==> flow/design.v <==
`timescale 1ns / 1ps
module demo_shift_reg(
	input					clk,
	input                   rst_n,
	input 					enable,
	input 			[15:0]	input_data,
	output	reg		[415:0]	result
    );
reg                         state;
reg                         next_state;
reg  				[15:0]	reg_datain;
always@(posedge clk or negedge rst_n)
begin
	if(rst_n == 1'b0)	begin
		state 				<=	1'b0;
	end
	else begin
		state 				<=	next_state;
	end
end
always@(*)
begin
	next_state 				=	state;
	if(enable)	begin
		next_state			=	1'b1;
	end
	else begin
		next_state 			=	1'b0;
	end
end
always@(posedge clk or negedge rst_n)
begin
	if(!rst_n)	begin
		result				<=	0;
		reg_datain 			<=	16'h0000;
	end
	else begin
		case(state)
		1'b0 	:begin
					result 		<=	result;
					reg_datain	<= 	input_data;
				end
		1'b1 	:begin
					result 		<=	{result[399:0],reg_datain};
					reg_datain	<= 	input_data;
				end
		endcase
	end
end
endmodule
==> Reports on demo_shift_reg <==
The steps from the RTL of demo_shift_reg to its reports follow in flow order.
Line numbers count from 1 in the design file above.
{ "inputs": {"top": "demo_shift_reg", "clock_port": "clk", "cell_library": "sky130hd", "pvt_corner": "tt_025C_1v80"} }

==> Word level <==
Counts by Yosys on the flattened word-level netlist (proc, flatten, opt, wreduce; memories kept). Register bits leave out memories and registers merged into their read ports (data or address). Print and check cells are left out. Cells with the same type and inputs are merged into one.
{ "op_classes": {"muxes": 2} }
{ "ops": {"columns": ["cell", "count"], "rows": [
  ["2-to-1 mux 416 bit", 1],
  ["2-to-1 mux 1 bit", 1]
]} }
{ "word_totals": {"reg_bits": 433, "in_bits": 19, "out_inout_bits": 416} }

==> Longest topological paths <==
Depth = most cells in a row (Yosys ltp): at word level without a register or memory, in the mapped netlist without a sequential cell, where the memories' decode and read muxes count.
{ "depth": {"word_depth": 1, "ABC_AREA": 0, "depth_mapped": 4, "depth_no_buf": 1} }

==> Synthesis result <==
Source: synth_stat.txt of the flow (Yosys; design flattened, memories mapped). It holds for the ABC_AREA given above (unset counts as 0); a run with the other value may have another netlist.
Totals and module areas in this step are rounded.
{ "by_type": {"columns": ["type", "count", "type_area_um2"], "rows": [
  ["sky130_fd_sc_hd__dfrtp_1", 433, 1.08E+04],
  ["sky130_fd_sc_hd__mux2_2", 376, 4.23E+03],
  ["sky130_fd_sc_hd__mux2_1", 40, 450.432],
  ["sky130_fd_sc_hd__buf_6", 27, 304.042],
  ["sky130_fd_sc_hd__buf_2", 19, 95.091]
]} }
{ "synth_totals": {"ffs": 433, "sequential_area_um2": 10840, "stdcells": 895, "synth_area_um2": 15920} }

==> Timing after synthesis <==
Path of least setup slack by OpenSTA after synthesis, without wires, with an ideal clock, recovery checks aside; 20% of the period is set as input and as output delay. Where synthesis merged equal registers, the netlist keeps one of their names.
{ "synth_path": {"path_type": "register to register", "startpoint": "register state", "endpoint": "register result[365]", "path_buffers": 3, "slack_ps": 68, "period_ps": 1320, "setup_time_ps": 125, "stages": 5, "t_arrival_ps": 1127, "path_delay_ps": 1252, "period_less_setup_slack_ps": 1252} }
"path_delay_ps" = arrival - input delay + setup time.
"stages": output pins that drive a net of the path, with the launching flip-flop's if there is one; two outputs of one cell count as two.
"period_less_setup_slack_ps" = period - worst setup slack (recovery checks aside). The figure is calculated, with input and output delays left at 20% of the set period.
Between the ends stands the longest chain of elaborated cells between them, by number of cells; it is not shown to be the way that was timed. Of several equally long chains one is given.
Each line given opens the expression or statement behind the cell; cells for indexed reads and writes are added by Yosys, which also makes memories of some case tables.
A register here has more assigning lines than the two given.
{ "synth_between": {"path_cell_list": "sky130_fd_sc_hd__dfrtp_1 sky130_fd_sc_hd__buf_2 sky130_fd_sc_hd__buf_6 sky130_fd_sc_hd__buf_6 sky130_fd_sc_hd__mux2_2", "elab_chain_len": 1, "cells_between": 1, "cone_lines": 1, "classes_between": "mux: 1"} }
{ "synth_lines": {"columns": ["element", "line", "rtl"], "rows": [
  ["start: declaration", 9, "reg                         state;"],
  ["start: assignment", 15, "state <= 1'b0;"],
  ["start: assignment", 18, "state <= next_state;"],
  ["2-to-1 mux 416 bit", 38, "case(state)"],
  ["end: assignment", 40, "result <= result;"],
  ["end: assignment", 44, "result <= {result[399:0],reg_datain};"],
  ["end: declaration", 7, "output reg [415:0] result"]
]} }

==> Timing after layout <==
From the final timing report of flow run B: the path of least setup slack in the routed layout; clock arrival at registers is part of the times.
The path's times are printed in steps of 10 ps; the period is the one set.
{ "layout_path": {"path_type": "register to output", "startpoint": "register result[212]", "endpoint": "output result[212]", "t_arrival_ps": 1200, "period_ps": 2300, "stages": 2, "slack_ps": 640, "out_delay_ps": 460, "path_buffers": 1} }
A register here has more assigning lines than the two given.
{ "layout_between": {"path_cell_list": "sky130_fd_sc_hd__dfrtp_1 sky130_fd_sc_hd__buf_4", "elab_chain_len": 0, "cells_between": 0, "cone_lines": 0} }
{ "layout_lines": {"columns": ["element", "line", "rtl"], "rows": [
  ["start: declaration", 7, "output reg [415:0] result"],
  ["start: assignment", 40, "result <= result;"],
  ["start: assignment", 44, "result <= {result[399:0],reg_datain};"],
  ["end: declaration", 7, null]
]} }

Hand-over note for demo_shift_reg

demo_shift_reg through Yosys and OpenROAD on sky130hd: 2 stored runs, unordered, with their settings and measured results. The constraints put input and output delay at 20% of the set period each and load the outputs with 0.01 pF.
By "period_less_ws_ps" is meant the clock period of the run minus its worst setup slack. This is arithmetic on one report: input and output delays are still those of the set period (20% each).
"worst_path_ps" means the part of the period allowed to the worst setup path (the constraints hold back 20% at inputs and 20% at outputs) less its slack; where the path has registers, the arrival times of their clocks count too.
"fin_power_uw": no workload was simulated; the value follows from the tool's default switching activity.
"worst_path_ps" is given in steps of 10 ps.
The measured numbers are rounded.
[
  {
    "run": "flow run A",
    "settings": { "period_ns": 0.915, "CORE_UTILIZATION": 49, "SETUP_SLACK_MARGIN": 0.15, "PLACE_DENSITY": 0.54, "CELL_PAD_IN_SITES_GLOBAL_PLACEMENT": 3, "CELL_PAD_IN_SITES_DETAIL_PLACEMENT": 1, "GPL_ROUTABILITY_DRIVEN": 0, "SLEW_MARGIN": 0, "MAX_ROUTING_LAYER": "met4", "CAP_MARGIN": 20, "CORE_MARGIN": 2 },
    "outcome": "not finished: clock tree synthesis ended with error DPL-0033"
  },
  {
    "run": "flow run B",
    "settings": { "period_ns": 2.3, "CORE_UTILIZATION": 25, "SETUP_SLACK_MARGIN": 0.59, "PLACE_DENSITY_LB_ADDON": 0.08, "CORE_ASPECT_RATIO": 0.53, "CORE_MARGIN": 10, "CELL_PAD_IN_SITES_GLOBAL_PLACEMENT": 0, "GPL_TIMING_DRIVEN": 1, "CTS_CLUSTER_DIAMETER": 40, "CAP_MARGIN": 20, "SLEW_MARGIN": 20 },
    "results": { "finish.stdcell_area_um2": 22470, "post_route_util_pct": 35.6, "worst_path_ps": 1200, "critical_path_kind": "register to output", "final_setup_tns_ps": 0, "period_less_ws_ps": 1662, "total_die_area_um2": 74680, "final_hold_ws_ps": 295, "synth_chip_area_um2": 15920, "setup_ws_ps": 638, "fin_power_uw": 33070 }
  }
]

End of note.
